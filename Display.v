==> flow/design.v <==
module Display (
    input wire clk,
    input wire rst_n,
    input wire en,
    input wire smh_dmy,       
    input wire dem_chinh,      
    input wire [1:0] blink_led,
    input wire [7:0] bcd_ss,
    input wire [7:0] bcd_mm,
    input wire [7:0] bcd_hh,
    input wire [7:0] bcd_dd,
    input wire [7:0] bcd_mo,
    input wire [15:0] bcd_yyyy,
    output wire [55:0] parallel_led_outputs
);
    reg [24:0] blink_counter; 
    wire blink_enable;
    always @(posedge clk or negedge rst_n) begin
        if (!rst_n) begin
            blink_counter <= 0;
        end else begin
            blink_counter <= blink_counter + 1;
        end
    end
    assign blink_enable = blink_counter[24];
    function [6:0] decode_7seg;
        input [3:0] bcd;
        case(bcd)
            4'h0: decode_7seg = 7'b1000000;
            4'h1: decode_7seg = 7'b1111001;
            4'h2: decode_7seg = 7'b0100100;
            4'h3: decode_7seg = 7'b0110000;
            4'h4: decode_7seg = 7'b0011001;
            4'h5: decode_7seg = 7'b0010010;
            4'h6: decode_7seg = 7'b0000010;
            4'h7: decode_7seg = 7'b1111000;
            4'h8: decode_7seg = 7'b0000000;
            4'h9: decode_7seg = 7'b0010000;
            default: decode_7seg = 7'b1111111;
        endcase
    endfunction
    reg [6:0] seg_data_0, seg_data_1, seg_data_2, seg_data_3;
    reg [6:0] seg_data_4, seg_data_5, seg_data_6, seg_data_7;
    always @(smh_dmy, dem_chinh, blink_led, blink_enable, 
              bcd_ss, bcd_mm, bcd_hh, bcd_dd, bcd_mo, bcd_yyyy) 
    begin
        reg [3:0] bcd_in_0, bcd_in_1, bcd_in_2, bcd_in_3;
        reg [3:0] bcd_in_4, bcd_in_5, bcd_in_6, bcd_in_7;
        if (smh_dmy == 0) begin
            bcd_in_0 = 4'hF;
            bcd_in_1 = 4'hF;
            bcd_in_2 = bcd_ss[3:0];
            bcd_in_3 = bcd_ss[7:4];
            bcd_in_4 = bcd_mm[3:0];
            bcd_in_5 = bcd_mm[7:4];
            bcd_in_6 = bcd_hh[3:0];
            bcd_in_7 = bcd_hh[7:4];
        end else begin
            bcd_in_0 = bcd_yyyy[3:0];
            bcd_in_1 = bcd_yyyy[7:4];
            bcd_in_2 = bcd_yyyy[11:8];
            bcd_in_3 = bcd_yyyy[15:12];
            bcd_in_4 = bcd_mo[3:0];
            bcd_in_5 = bcd_mo[7:4];
            bcd_in_6 = bcd_dd[3:0];
            bcd_in_7 = bcd_dd[7:4];
        end
        seg_data_0 = decode_7seg(bcd_in_0);
        seg_data_1 = decode_7seg(bcd_in_1);
        seg_data_2 = decode_7seg(bcd_in_2);
        seg_data_3 = decode_7seg(bcd_in_3);
        seg_data_4 = decode_7seg(bcd_in_4);
        seg_data_5 = decode_7seg(bcd_in_5);
        seg_data_6 = decode_7seg(bcd_in_6);
        seg_data_7 = decode_7seg(bcd_in_7);
        if (dem_chinh && blink_enable) begin
            if (smh_dmy == 0) begin
                case (blink_led)
                    2'b11: begin seg_data_0 = 7'h7F; seg_data_1 = 7'h7F; end
                    2'b10: begin seg_data_2 = 7'h7F; seg_data_3 = 7'h7F; end
                    2'b01: begin seg_data_4 = 7'h7F; seg_data_5 = 7'h7F; end
                    default: begin end
                endcase
            end else begin
                case (blink_led)
                    2'b11: begin seg_data_0=7'h7F; seg_data_1=7'h7F; seg_data_2=7'h7F; seg_data_3=7'h7F; end
                    2'b10: begin seg_data_4 = 7'h7F; seg_data_5 = 7'h7F; end
                    2'b01: begin seg_data_6 = 7'h7F; seg_data_7 = 7'h7F; end
                    default: begin end
                endcase
            end
        end
    end
    assign parallel_led_outputs = (en) ? {seg_data_7, seg_data_6, seg_data_5, seg_data_4,
                                        seg_data_3, seg_data_2, seg_data_1, seg_data_0}
                                     : 56'hFFFFFFFFFFFFFF;
endmodule
==> From RTL to reports: Display <==
The steps from the RTL of Display to its reports follow in flow order.
Line numbers count from 1 in the design file above.
Operators: Yosys type, input widths -> output width; for muxes data width and select width s.
Cell names lack the library's common part.
{ "design": {"top_module": "Display", "clk_port": "clk", "cell_library": "sky130hd", "corner": "tt_025C_1v80"} }

==> Elaborated design <==
Counts by Yosys on the flattened word-level netlist (proc, flatten, opt, wreduce; memories kept). Register bits leave out memories and registers merged into their read ports (data or address); mux counts leave out enables and synchronous resets folded into registers. Print and check cells are left out. Cells with the same type and inputs are merged into one.
Memory sizes are those after Yosys's memory passes, which may raise the word count (mostly to a power of two), join words into wider ones and drop unused or constant bits.
{ "op_classes": {"add_sub_neg": 1, "equal": 3, "mux": 35, "n_reduce_logical": 1} }
{ "op_table": {"columns": ["cell", "n"], "rows": [
  ["$mux 7", 26],
  ["$mux 56", 1],
  ["$mux 4", 8],
  ["$add 25x1->25 const B", 1],
  ["$eq 2x2->1 const B", 2],
  ["$eq 2x1->1 const B", 1],
  ["$logic_and 1x1->1", 1]
]} }
{ "word_totals": {"ff_bits": 25, "rom_bits": 896, "memories": 8, "output_inout_bits": 56, "elab_cells": 49} }
{ "memory_table": {"columns": ["memory", "words", "width", "rd", "write_ports", "line", "rtl"], "rows": [
  ["(name not given)", 16, 7, 1, 0, 28, "case(bcd)"],
  ["(name not given)", 16, 7, 1, 0, 28, null],
  ["(name not given)", 16, 7, 1, 0, 28, null],
  ["(name not given)", 16, 7, 1, 0, 28, null],
  ["(name not given)", 16, 7, 1, 0, 28, null],
  ["(name not given)", 16, 7, 1, 0, 28, null]
]} }
Further memories, not shown: 2.

==> Logic depth <==
Depth = most cells in a row (Yosys ltp): at word level without a register or memory, in the mapped netlist without a sequential cell, where the memories' decode and read muxes count.
{ "depth": {"depth_word": 5, "ABC_AREA": 0, "mapped_depth": 9, "depth_no_buf": 6} }

==> Netlist <==
Yosys stat after the flow's synthesis: flattened, memories mapped to cells. It holds for the ABC_AREA given above (unset counts as 0); a run with the other value may have another netlist.
{ "synth_totals": {"cells": 368, "area_um2": 3084.2, "seqArea_um2": 625.6, "flip_flops": 25, "buffers": 9} }
{ "types": {"columns": ["cell_type", "n"], "rows": [
  ["dfrtp_1", 25],
  ["ha_1", 31],
  ["mux2i_1", 19],
  ["mux2i_2", 13],
  ["nand2_1", 45],
  ["xnor2_1", 19],
  ["nand3_1", 23],
  ["o21ai_1", 23],
  ["a21oi_1", 19],
  ["mux2_2", 8],
  ["o21ai_0", 17],
  ["nor2_1", 22],
  ["xor2_1", 9],
  ["inv_1", 16],
  ["buf_6", 4],
  ["mux2_4", 3],
  ["nor2b_1", 7],
  ["nand4_1", 6]
]} }
Not listed: further types 27, cells in them 59.

==> Worst setup path after synthesis <==
Source: OpenSTA report_checks on the synthesized netlist (no wires, ideal clock, input and output delay 20% of the period each), path of least setup slack; recovery checks are left aside. Register names are those of the netlist, which keeps one name where synthesis merged equal registers.
{ "synth_timing": {"path_kind": "input -> output", "start": "input smh_dmy", "end": "output parallel_led_outputs[45]", "clock_period_ns": 4.68, "in_delay_ns": 0.936, "output_delay_ns": 0.936, "launch_ns": 0.936, "arrival_ns": 2.456, "slack_ns": 1.288, "delay_ns": 1.520, "stages": 8, "path_buffers": 3, "period_less_setup_slack_ns": 3.392} }
"delay_ns" = arrival - input delay + setup time.
A path that ends at an output port has no setup time.
"stages" counts driving pins, that of a launching flip-flop among them; a cell with two outputs on the path counts twice.
"period_less_setup_slack_ns" = period - worst setup slack (recovery checks aside). The figure is calculated, with input and output delays left at 20% of the set period.
Between the ends stands the longest chain of elaborated cells between them, by number of cells; it is not shown to be the way that was timed. Of several equally long chains one is given.
A line is the first line of the expression or statement that the cell stems from. Yosys adds cells for indexed reads and writes and turns some case tables into memories.
The chain passes a memory read, where the word-level depth is cut; so it can be longer than that depth.
{ "synth_via": {"cell_sequence": "buf_6 -> buf_6 -> buf_6 -> mux2i_2 -> ha_1 -> nor2_1 -> a21oi_1 -> o21ai_0", "elab_chain_len": 6, "cone_cells": 6, "lines_between": 6, "cone_classes": "5 x mux; 1 x memory"} }
{ "synth_lines": {"columns": ["element", "line", "rtl"], "rows": [
  ["start: declaration", 5, "input wire smh_dmy,"],
  ["$mux 4", 49, "if (smh_dmy == 0) begin"],
  ["$mem_v2 16x7", 28, "case(bcd)"],
  ["$mux 7", 85, "case (blink_led)"],
  ["$mux 7", 77, "if (smh_dmy == 0) begin"],
  ["$mux 7", 76, "if (dem_chinh && blink_enable) begin"],
  ["$mux 56", 94, "assign parallel_led_outputs = (en) ? {seg_data_7, seg_data_6, seg_data_5, seg_data_4,"],
  ["end: declaration", 14, "output wire [55:0] parallel_led_outputs"]
]} }

==> Path in the finished layout <==
Path of least setup slack in the final report of run 1 (OpenROAD, finished layout, wires in). Where an end is a register, its clock arrival counts in the times.
{ "layout_timing": {"path_kind": "input -> output", "start": "input smh_dmy", "end": "output parallel_led_outputs[36]", "clock_period_ns": 1.5, "in_delay_ns": 0.30, "output_delay_ns": 0.30, "launch_ns": 0.30, "arrival_ns": 1.70, "slack_ns": -0.50, "stages": 9, "path_buffers": 5} }
Between the ends stands the longest chain of elaborated cells between them, by number of cells; it is not shown to be the way that was timed. Of several equally long chains one is given.
The chain passes a memory read, where the word-level depth is cut; so it can be longer than that depth.
{ "layout_via": {"cell_sequence": "buf_12 -> buf_4 -> buf_4 -> nand3b_1 -> a21oi_4 -> buf_6 -> nor3b_4 -> nand2_1 -> buf_2", "elab_chain_len": 6, "cone_cells": 7, "lines_between": 7, "cone_classes": "6 x mux; 1 x memory"} }
{ "layout_lines": {"columns": ["element", "line", "rtl"], "rows": [
  ["start: declaration", 5, "input wire smh_dmy,"],
  ["$mux 4", 49, "if (smh_dmy == 0) begin"],
  ["$mem_v2 16x7", 28, "case(bcd)"],
  ["$mux 7", 78, "case (blink_led)"],
  ["$mux 7", 77, "if (smh_dmy == 0) begin"],
  ["$mux 7", 76, "if (dem_chinh && blink_enable) begin"],
  ["$mux 56", 94, "assign parallel_led_outputs = (en) ? {seg_data_7, seg_data_6, seg_data_5, seg_data_4,"],
  ["end: declaration", 14, "output wire [55:0] parallel_led_outputs"]
]} }

Wiki page: Display / flow data

Settings and measured results of 2 stored flow runs for module Display (sky130hd), not sorted in any way. The constraints put input and output delay at 20% of the set period each and load the outputs with 0.01 pF.
"timing.achieved_period_ns" = clock period - worst setup slack. The figure is calculated, with input and output delays left at 20% of the set period.
"worst_path_allowed_less_slack_ns": the worst setup path's part of the clock period (all of it between registers, 20% less for each end at a port) less its slack. A launch clock that arrives late makes it longer, a capture clock that arrives late makes it shorter.
"design_power_uw" is the tool's figure for a default switching activity; nothing was simulated.

Run 1
==> flow/run.sh <==
#!/bin/bash
# the make line also repeats the synthesis and layout settings of config.mk as NAME=value (left out here)
make -C /OpenROAD-flow-scripts/flow DESIGN_CONFIG=/design/flow/config.mk WORK_HOME=/design/flow/orfs CLKGATE_MAP_FILE= finish
==> flow/config.mk <==
export PLATFORM = sky130hd
export DESIGN_NAME = Display
export DESIGN_NICKNAME = Display
export VERILOG_FILES = /design/flow/design.v
export SDC_FILE = /design/flow/constraint.sdc
export NUM_CORES = 4
export LEC_CHECK = 0
export CAP_MARGIN = 10
export CELL_PAD_IN_SITES_DETAIL_PLACEMENT = 0
export CORE_MARGIN = 2
export CORE_UTILIZATION = 30
export GPL_TIMING_DRIVEN = 1
export PLACE_DENSITY_LB_ADDON = 0.2
export SLEW_MARGIN = 5
export TNS_END_PERCENT = 60
==> flow/constraint.sdc <==
create_clock -name core_clock -period 1.5 [get_ports {clk}]
set_input_delay 0.3000 -clock core_clock [delete_from_list [all_inputs] [get_ports {clk}]]
set_output_delay 0.3000 -clock core_clock [all_outputs]
set_load 0.01 [all_outputs]

==> results of run 1, as JSON <==
{
  "design_power_uw": 2817,
  "dieArea_um2": 11108.1,
  "synthArea_um2": 3084.2,
  "worst_path_allowed_less_slack_ns": 1.40,
  "critical_path_type": "input -> output",
  "finalCellArea_um2": 6184.7,
  "setupTns_ns": -22.139,
  "worstSetupSlack_ns": -0.504,
  "timing.achieved_period_ns": 2.004,
  "finalUtil_pct": 61.0
}

Run 2
==> flow/run.sh <==
#!/bin/bash
# the make line also repeats the synthesis and layout settings of config.mk as NAME=value (left out here)
make -C /OpenROAD-flow-scripts/flow DESIGN_CONFIG=/design/flow/config.mk WORK_HOME=/design/flow/orfs CLKGATE_MAP_FILE= finish
==> flow/config.mk <==
export PLATFORM = sky130hd
export DESIGN_NAME = Display
export DESIGN_NICKNAME = Display
export VERILOG_FILES = /design/flow/design.v
export SDC_FILE = /design/flow/constraint.sdc
export NUM_CORES = 4
export LEC_CHECK = 0
export CAP_MARGIN = 20
export CORE_MARGIN = 2
export CORE_UTILIZATION = 40
export SLEW_MARGIN = 20
==> flow/constraint.sdc <==
create_clock -name core_clock -period 3.94 [get_ports {clk}]
set_input_delay 0.7880 -clock core_clock [delete_from_list [all_inputs] [get_ports {clk}]]
set_output_delay 0.7880 -clock core_clock [all_outputs]
set_load 0.01 [all_outputs]

==> results of run 2, as JSON <==
{
  "design_power_uw": 838.5,
  "dieArea_um2": 8429.1,
  "synthArea_um2": 3084.2,
  "worst_path_allowed_less_slack_ns": 2.10,
  "critical_path_type": "input -> output",
  "finalCellArea_um2": 4438.0,
  "setupTns_ns": 0.000,
  "worstSetupSlack_ns": 0.263,
  "timing.achieved_period_ns": 3.677,
  "finalUtil_pct": 58.3
}
